==> flow/design.v <==
module irq_gateway #(
  parameter int unsigned NrInputs = 32
)(
  input  logic                clk_i,
  input  logic                rst_ni,
  input  logic [NrInputs-1:0] trig_type_i,
  input  logic [NrInputs-1:0] trig_polarity_i,
  input  logic [NrInputs-1:0] irqs_i,
  input  logic [NrInputs-1:0] ip_i,
  output logic [NrInputs-1:0] irqs_o
);
logic [NrInputs-1:0] irqs_d, irqs_q;
assign irqs_d = irqs_i;
always @(posedge clk_i) begin
  if (~rst_ni) begin
    irqs_q <= '0;
  end else begin
    irqs_q <= irqs_d;
  end
end
for (genvar i=0; i<NrInputs; i++) begin : g_lines
  always_comb begin : output_assign
    irqs_o[i] = 1'b0;
    unique case ({trig_polarity_i[i], trig_type_i[i]})
      2'b00: begin  
        irqs_o[i] = irqs_i[i] & ~irqs_q[i];
      end
      2'b01: begin  
        irqs_o[i] = irqs_i[i] & irqs_q[i] & ~ip_i[i];
      end
      2'b10: begin  
        irqs_o[i] = ~irqs_i[i] & irqs_q[i];
      end
      2'b11: begin  
        irqs_o[i] = ~irqs_i[i] & ~irqs_q[i] & ~ip_i[i];
      end
      default:;
    endcase
  end : output_assign
end : g_lines
endmodule : irq_gateway
[Tool chain data of irq_gateway]
Tool output for the design above, in the order of the flow.
Line numbers count from 1 in the design file above.
Operators: Yosys type, input widths -> output width; for muxes data width and select width s.
A cell with -- has no value.
Set-up
  top: irq_gateway
  clock port: clk_i
  library: sky130hd
  corner: tt_025C_1v80

[Elaborated design]
Source: Yosys, flattened and elaborated, memories not mapped. Widths are those after wreduce; folded enables and synchronous resets count as part of the registers. Registers that Yosys merges into a memory's read port (data or address) are not register bits. Print and check cells do not count. Equal cells are merged and count once.
Storage and ports
  flip-flop bits (word level): 32
  cells after elaboration: 449
Cells by class
  equality and inequality tests: 96
  multiplexer cells: 32
  bitwise gates (word level): 288
  reduce/logical cells: 32
Operator list (count)
  $and 1x1->1: 192
  $eq 2x2->1 const B: 64
  $pmux 1 s4: 32
  $not 1->1: 96
  $eq 2x1->1 const B: 32
  $logic_not 2->1: 32

[Longest topological paths]
Yosys ltp: most cells in a row. Word level: on the elaborated netlist, between registers, memories and ports. Mapped: between sequential cells and ports; inverters and the memories' decode and read muxes count.
Logic depth
  depth in word-level cells: 4
  ABC_AREA: 1
  mapped depth: 7

[Synthesis result]
The flow's flattened synthesis, as Yosys stat reports it; memories are mapped. The netlist is that of the ABC_AREA named above (0 if unset); the other value can give another one.
Mapped netlist
  cells in the netlist: 707
  mapped area: 3298.2 µm²
  sequential part of the area: 640.6 µm²
  flip-flops: 32
Cells by type
  sky130_fd_sc_hd__nand2_1: count 352, total area 1.32E+03 µm²
  sky130_fd_sc_hd__dfxtp_1: count 32, total area 640.614 µm²
  sky130_fd_sc_hd__inv_1: count 160, total area 600.576 µm²
  sky130_fd_sc_hd__nor2_1: count 96, total area 360.346 µm²
  sky130_fd_sc_hd__nor2_2: count 32, total area 200.192 µm²
  sky130_fd_sc_hd__a21oi_1: count 32, total area 160.154 µm²
  sky130_fd_sc_hd__buf_2: count 3, total area 15.014 µm²

[Timing after synthesis]
OpenSTA on the mapped netlist: ideal clock, no wires. The path of least setup slack (recovery checks aside). Input and output delay are each 20% of the period. Register names are those of the netlist, which keeps one name where synthesis merged equal registers.
Path after synthesis
  kind: register -> output
  from: reg irqs_q[0]
  to: out irqs_o[0]
  period: 1.23 ns
  output delay: 0.246 ns
  time at the first pin: 0.000 ns
  data arrival time: 0.666 ns
  required time: 0.984 ns
  setup slack: 0.318 ns
  delay of the path: 0.666 ns
  stages: 7
  buffers on the path: 0
  synthesis period reached: 0.912 ns
"delay of the path" is the arrival time less input delay plus setup time.
A path that ends at an output port has no setup time.
"stages": output pins that drive a net of the path, with the launching flip-flop's if there is one; two outputs of one cell count as two.
"synthesis period reached" is the clock period less the worst setup slack; recovery checks do not enter. This is arithmetic on one report: input and output delays are still those of the set period (20% each).
The rows between start and end are the longest chain of elaborated cells between them; the timing report does not say that the signal goes this way. Where chains are equally long, one stands for them.
A line is the first line of the expression or statement that the cell stems from. Yosys adds cells for indexed reads and writes and turns some case tables into memories.
On the way, after synthesis
  cell sequence: sky130_fd_sc_hd__dfxtp_1 > sky130_fd_sc_hd__nand2_1 > sky130_fd_sc_hd__nand2_1 > sky130_fd_sc_hd__nor2_1 > sky130_fd_sc_hd__nor2_2 > sky130_fd_sc_hd__nand2_1 > sky130_fd_sc_hd__inv_1
  length of the longest elaborated chain: 4
  elaborated cells on any way between the ends: 8
Ends and longest elaborated chain, after synthesis
  start, declared: line 12  | logic [NrInputs-1:0] irqs_d, irqs_q;
  start, assigned: line 16  | irqs_q <= '0;
  start, assigned: line 18  | irqs_q <= irqs_d;
  $not 1->1: line 35  | irqs_o[i] = ~irqs_i[i] & ~irqs_q[i] & ~ip_i[i];
  $and 1x1->1 x2: line 35
  $pmux 1 s4: line 24  | unique case ({trig_polarity_i[i], trig_type_i[i]})
  end, declared: line 10  | output logic [NrInputs-1:0] irqs_o

[Timing after layout]
Path of least setup slack in the final report of stored run 1 (OpenROAD, finished layout, wires in). Where an end is a register, its clock arrival counts in the times.
Path post-layout
  kind: register -> output
  from: reg irqs_q[6]
  to: out irqs_o[6]
  period: 0.724 ns
  output delay: 0.14 ns
  time at the first pin: 0.27 ns
  data arrival time: 1.13 ns
  required time: 0.58 ns
  setup slack: -0.55 ns
  stages: 7
  buffers on the path: 1
The rows between start and end are the longest chain of elaborated cells between them; the timing report does not say that the signal goes this way. Where chains are equally long, one stands for them.
On the way, post-layout
  cell sequence: sky130_fd_sc_hd__dfxtp_2 > sky130_fd_sc_hd__nor2_1 > sky130_fd_sc_hd__nor2_2 > sky130_fd_sc_hd__nor2_2 > sky130_fd_sc_hd__nand2_1 > sky130_fd_sc_hd__inv_2 > sky130_fd_sc_hd__buf_6
  length of the longest elaborated chain: 4
  elaborated cells on any way between the ends: 8
Ends and longest elaborated chain, post-layout
  start, declared: line 12  | logic [NrInputs-1:0] irqs_d, irqs_q;
  start, assigned: line 16  | irqs_q <= '0;
  start, assigned: line 18  | irqs_q <= irqs_d;
  $not 1->1: line 35  | irqs_o[i] = ~irqs_i[i] & ~irqs_q[i] & ~ip_i[i];
  $and 1x1->1 x2: line 35
  $pmux 1 s4: line 24  | unique case ({trig_polarity_i[i], trig_type_i[i]})
  end, declared: line 10  | output logic [NrInputs-1:0] irqs_o

2 stored runs of irq_gateway in the flow (synthesis by Yosys, layout by OpenROAD, sky130hd cells), in arbitrary order. Constraints: input delay and output delay 20% of the set period each, output load 0.01 pF.
"achieved clock period (ns)" means the clock period less the worst setup slack. The figure is calculated, with input and output delays left at 20% of the set period.
"worst setup path time (ns)": the worst setup path's part of the clock period (all of it between registers, 20% less for each end at a port) less its slack. A launch clock that arrives late makes it longer, a capture clock that arrives late makes it shorter.
By "finish__power__total" is meant OpenSTA's value without simulated activity: inputs other than the clock are taken to toggle once in ten clock periods, and the tool carries that through the logic.

settings of stored run 1
{
  "period_ns": 0.724,
  "CORE_UTILIZATION": 24,
  "SETUP_SLACK_MARGIN": -0.02,
  "PLACE_DENSITY_LB_ADDON": 0.03,
  "CORE_ASPECT_RATIO": 0.67,
  "CELL_PAD_IN_SITES_GLOBAL_PLACEMENT": 1,
  "CELL_PAD_IN_SITES_DETAIL_PLACEMENT": 1,
  "ABC_AREA": 1,
  "GPL_TIMING_DRIVEN": 1,
  "CTS_CLUSTER_SIZE": 60,
  "CAP_MARGIN": 20,
  "SLEW_MARGIN": 10,
  "MAX_ROUTING_LAYER": "met4",
  "CORE_MARGIN": 2
}
report of stored run 1
yosys chip area after synthesis (um^2): 3298.2
finish__design__die__area: 14714.9
finish__design__instance__area__stdcell: 5708.0
finish__design__instance__utilization: 0.4205
finish__timing__setup__ws: -0.550
finish__timing__setup__tns: -16.427
finish__timing__hold__ws: 0.175
finish__power__total: 6.675e-03
achieved clock period (ns): 1.274
worst setup path time (ns): 1.13
worst setup path kind: register -> output

settings of stored run 2
{
  "period_ns": 1.13,
  "CORE_UTILIZATION": 51,
  "PLACE_DENSITY": 0.69,
  "CORE_MARGIN": 9,
  "CELL_PAD_IN_SITES_GLOBAL_PLACEMENT": 1,
  "TNS_END_PERCENT": 55,
  "GPL_TIMING_DRIVEN": 1,
  "GPL_ROUTABILITY_DRIVEN": 0,
  "CAP_MARGIN": 25,
  "MIN_ROUTING_LAYER": "met1",
  "SLEW_MARGIN": 20
}
report of stored run 2: did not finish, place, GPL-0301
